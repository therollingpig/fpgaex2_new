==> flow/design.v <==
module apb_biu
(
	input                            		pclk,       
	input                            		presetn,    
	input                            		psel,       
	input [10 - 1:0] 			paddr,      
	input                            		pwrite,     
	input                            		penable,    
	input [32 - 1:0] 			pwdata,     
	output reg [32 - 1:0] 		prdata,     
	output                          		wr_en,      
	output                           		wr_enx,     
	output                           		rd_en,      
	output reg [3:0] 						byte_en,    
	output [10 - 3:0]	 		reg_addr,   
	output reg [32 - 1:0] 	ipwdata,    
	input [32 - 1:0] 		iprdata     
);
   assign wr_en  = psel &  penable &  pwrite;
   assign rd_en  = psel & !penable & !pwrite;
   assign wr_enx = psel & !penable &  pwrite;
   assign reg_addr = paddr[10-1:2];
   always @(pwdata) begin : IPWDATA_PROC
      ipwdata = { 32{1'b0} };
      ipwdata[32-1:0] = pwdata[32-1:0];
   end
   always @(paddr) begin : BYTE_EN_PROC
      if(32 == 8) begin
         case(paddr[1:0])
           2'b00   : byte_en = 4'b0001;
           2'b01   : byte_en = 4'b0010;
           2'b10   : byte_en = 4'b0100;
           default : byte_en = 4'b1000;
         endcase
      end else begin
         if(32 == 16) begin
            case(paddr[1])
              1'b0    : byte_en = 4'b0011;
              default : byte_en = 4'b1100;
            endcase
         end else begin
            byte_en = 4'b1111;
         end
      end
   end
   always @(posedge pclk or negedge presetn) begin : PRDATA_PROC
      if(presetn == 1'b0) begin
         prdata <= { 32{1'b0} };
      end else begin
         if(rd_en) begin
            if(32 == 8) begin
               case(byte_en)
                 4'b0001 : prdata <= iprdata[7:0];
                 4'b0010 : prdata <= iprdata[15:8];
                 4'b0100 : prdata <= iprdata[23:16];
                 default : prdata <= iprdata[31:24];
               endcase
            end else begin
               if(32 == 16) begin
                  case(byte_en)
                    4'b0011 : prdata <= iprdata[15:0];
                    default : prdata <= iprdata[31:16];
                  endcase
               end else begin
                  prdata <= iprdata;
               end
            end
         end
      end
   end
endmodule  
From RTL to reports: apb_biu
Tool output for the design above, in the order of the flow.
Lines are those of the file above, counted from 1.
{"block": "inputs", "top_module": "apb_biu", "clk_port": "pclk", "cell_library": "sky130hd", "pvt_corner": "tt_025C_1v80"}

Elaborated design
Yosys after proc, flatten, opt, wreduce and memory -nomap, before mapping. Enables and synchronous resets that opt folds into registers are not counted as muxes. Memory bits, and registers merged into a memory's read port (data or address), are not among the register bits. Print and check cells are not counted. Equal cells are merged and count once.
{"block": "bits", "register_bits": 32, "in_bits": 79, "word_cells": 8}
{"block": "op_classes", "bitwise": 5, "reduce_logical": 2}
{"block": "ops", "op": "1-bit bitwise AND", "n": 5}
{"block": "ops", "op": "1-bit logical NOT", "n": 2}

Longest topological paths
Longest topological path by Yosys (ltp), each cell counted once; first at word level (registers and memories cut), then after technology mapping (sequential cells cut; the memories' decode and read muxes count).
{"block": "depth", "word_depth": 3, "ABC_AREA": 0, "ltp_mapped": 3, "depth_no_buf": 2}

After synthesis
Yosys stat after the flow's synthesis: flattened, memories mapped to cells. It holds for the ABC_AREA given above (unset counts as 0); a run with the other value may have another netlist.
The area totals of this step are shown rounded.
{"block": "types", "cell_type": "sky130_fd_sc_hd__dfrtp_1", "n": 32}
{"block": "types", "cell_type": "sky130_fd_sc_hd__mux2_2", "n": 31}
{"block": "types", "cell_type": "sky130_fd_sc_hd__buf_4", "n": 44}
{"block": "types", "cell_type": "sky130_fd_sc_hd__buf_6", "n": 3}
{"block": "types", "cell_type": "sky130_fd_sc_hd__nor3b_4", "n": 1}
{"block": "types", "cell_type": "sky130_fd_sc_hd__mux2_1", "n": 1}
{"block": "types", "cell_type": "sky130_fd_sc_hd__and3_1", "n": 1}
{"block": "types", "cell_type": "sky130_fd_sc_hd__conb_1", "n": 1}
{"block": "types", "cell_type": "sky130_fd_sc_hd__nand2_1", "n": 1}
{"block": "types", "cell_type": "sky130_fd_sc_hd__nor2_1", "n": 1}
{"block": "mapped", "stdcells": 116, "yosys_area_um2": 1560, "seq_area_um2": 801, "ffs": 32}

Path before layout
Source: OpenSTA report_checks on the synthesized netlist (no wires, ideal clock, input and output delay 20% of the period each), path of least setup slack; recovery checks are left aside. Register names are those of the netlist, which keeps one name where synthesis merged equal registers.
{"block": "synth_timing", "path_type": "input -> register", "from": "input port penable", "to": "register prdata[15]", "tclk_ns": 1.7, "in_delay_ns": 0.340, "setup_ns": 0.125, "t_first_pin_ns": 0.340, "arrival_time_ns": 1.179, "required_time_ns": 1.575, "setup_slack_ns": 0.396, "delay_ns": 0.964, "stages": 3, "synth_period_reached_ns": 1.304}
"delay_ns" = arrival - input delay + setup time.
"stages": output pins that drive a net of the path, with the launching flip-flop's if there is one; two outputs of one cell count as two.
"synth_period_reached_ns" = period - worst setup slack (recovery checks aside). The figure is calculated, with input and output delays left at 20% of the set period.
The rows between start and end are the longest chain of elaborated cells between them; the timing report does not say that the signal goes this way. Where chains are equally long, one stands for them.
Each line given opens the expression or statement behind the cell; cells for indexed reads and writes are added by Yosys, which also makes memories of some case tables.
A register here has more assigning lines than the two given.
{"block": "synth_between", "path_cell_list": "sky130_fd_sc_hd__nor3b_4 > sky130_fd_sc_hd__buf_6 > sky130_fd_sc_hd__mux2_2", "elab_chain_cells": 3, "cells_between": 3, "cone_classes": "logic: 2; reduce/logical: 1"}
{"block": "synth_rtl", "element": "from (decl)", "line_no": 8, "rtl": "input penable,"}
{"block": "synth_rtl", "element": "1-bit logical NOT", "line_no": 20, "rtl": "assign rd_en  = psel & !penable & !pwrite;"}
{"block": "synth_rtl", "element": "1-bit bitwise AND x2", "line_no": 20}
{"block": "synth_rtl", "element": "to (assign)", "line_no": 53, "rtl": "4'b0001 : prdata <= iprdata[7:0];"}
{"block": "synth_rtl", "element": "to (assign)", "line_no": 54, "rtl": "4'b0010 : prdata <= iprdata[15:8];"}
{"block": "synth_rtl", "element": "to (decl)", "line_no": 10, "rtl": "output reg [32 - 1:0] prdata,"}
Nets of the timed path that keep an RTL name, with a line that drives or declares them; the list need not be complete.
{"block": "synth_nets", "signal": "rd_en", "line_no": 20}

Timing after layout
Path of least setup slack in the final report of run A (OpenROAD, finished layout, wires in). Where an end is a register, its clock arrival counts in the times.
{"block": "layout_timing", "path_type": "input -> register", "from": "input port penable", "to": "register prdata[26]", "tclk_ns": 0.96, "in_delay_ns": 0.19, "setup_ns": 0.11, "t_first_pin_ns": 0.19, "arrival_time_ns": 1.20, "required_time_ns": 1.12, "setup_slack_ns": -0.08, "stages": 6}
The rows between start and end are the longest chain of elaborated cells between them; the timing report does not say that the signal goes this way. Where chains are equally long, one stands for them.
A register here has more assigning lines than the two given.
{"block": "layout_between", "path_cell_list": "sky130_fd_sc_hd__buf_6 > sky130_fd_sc_hd__nor3b_4 > sky130_fd_sc_hd__buf_6 > sky130_fd_sc_hd__buf_12 > sky130_fd_sc_hd__buf_16 > sky130_fd_sc_hd__mux2_4", "elab_chain_cells": 3, "cells_between": 3, "cone_classes": "logic: 2; reduce/logical: 1"}
{"block": "layout_rtl", "element": "from (decl)", "line_no": 8, "rtl": "input penable,"}
{"block": "layout_rtl", "element": "1-bit logical NOT", "line_no": 20, "rtl": "assign rd_en  = psel & !penable & !pwrite;"}
{"block": "layout_rtl", "element": "1-bit bitwise AND x2", "line_no": 20}
{"block": "layout_rtl", "element": "to (assign)", "line_no": 53, "rtl": "4'b0001 : prdata <= iprdata[7:0];"}
{"block": "layout_rtl", "element": "to (assign)", "line_no": 54, "rtl": "4'b0010 : prdata <= iprdata[15:8];"}
{"block": "layout_rtl", "element": "to (decl)", "line_no": 10, "rtl": "output reg [32 - 1:0] prdata,"}

Appendix: measured runs

Record of 2 stored runs of the RTL-to-layout flow on apb_biu, platform sky130hd. The runs are unordered. Constraints: input delay and output delay 20% of the set period each, output load 0.01 pF.
"critical_path_time_ns": the worst setup path's part of the clock period (all of it between registers, 20% less for each end at a port) less its slack. A launch clock that arrives late makes it longer, a capture clock that arrives late makes it shorter.
"fin_power_uw" rests on the timing tool's default activity at the inputs, not on a simulated workload.
Results are given in rounded form.

{"run": "run A", "settings": { "period_ns": 0.96, "CORE_UTILIZATION": 18, "CELL_PAD_IN_SITES_GLOBAL_PLACEMENT": 1, "ABC_AREA": 0, "GPL_TIMING_DRIVEN": 1, "GPL_ROUTABILITY_DRIVEN": 1, "CTS_CLUSTER_SIZE": 72, "CAP_MARGIN": 15, "CORE_MARGIN": 2, "SLEW_MARGIN": 20 }, "results": { "post_synth_area_um2": 1560, "die_footprint_um2": 9440, "finish.stdcell_area_um2": 2460, "finalUtil_pct": 29.7, "worst_setup_slack_ns": -0.082, "fin_tns_ns": -2.07, "fin_hold_ws_ns": 0.384, "fin_power_uw": 4340, "critical_path_time_ns": 0.85, "timing.worst_path_kind": "input -> register" }}
{"run": "run B", "settings": { "period_ns": 2.22, "CORE_UTILIZATION": 61, "SETUP_SLACK_MARGIN": -0.02, "PLACE_DENSITY_LB_ADDON": 0.22, "CORE_ASPECT_RATIO": 0.65, "CORE_MARGIN": 9, "CELL_PAD_IN_SITES_GLOBAL_PLACEMENT": 2, "CELL_PAD_IN_SITES_DETAIL_PLACEMENT": 1, "TNS_END_PERCENT": 30, "CAP_MARGIN": 40, "SLEW_MARGIN": 30, "MAX_ROUTING_LAYER": "met4" }, "outcome": "incomplete, placement halted on FLW-0024"}
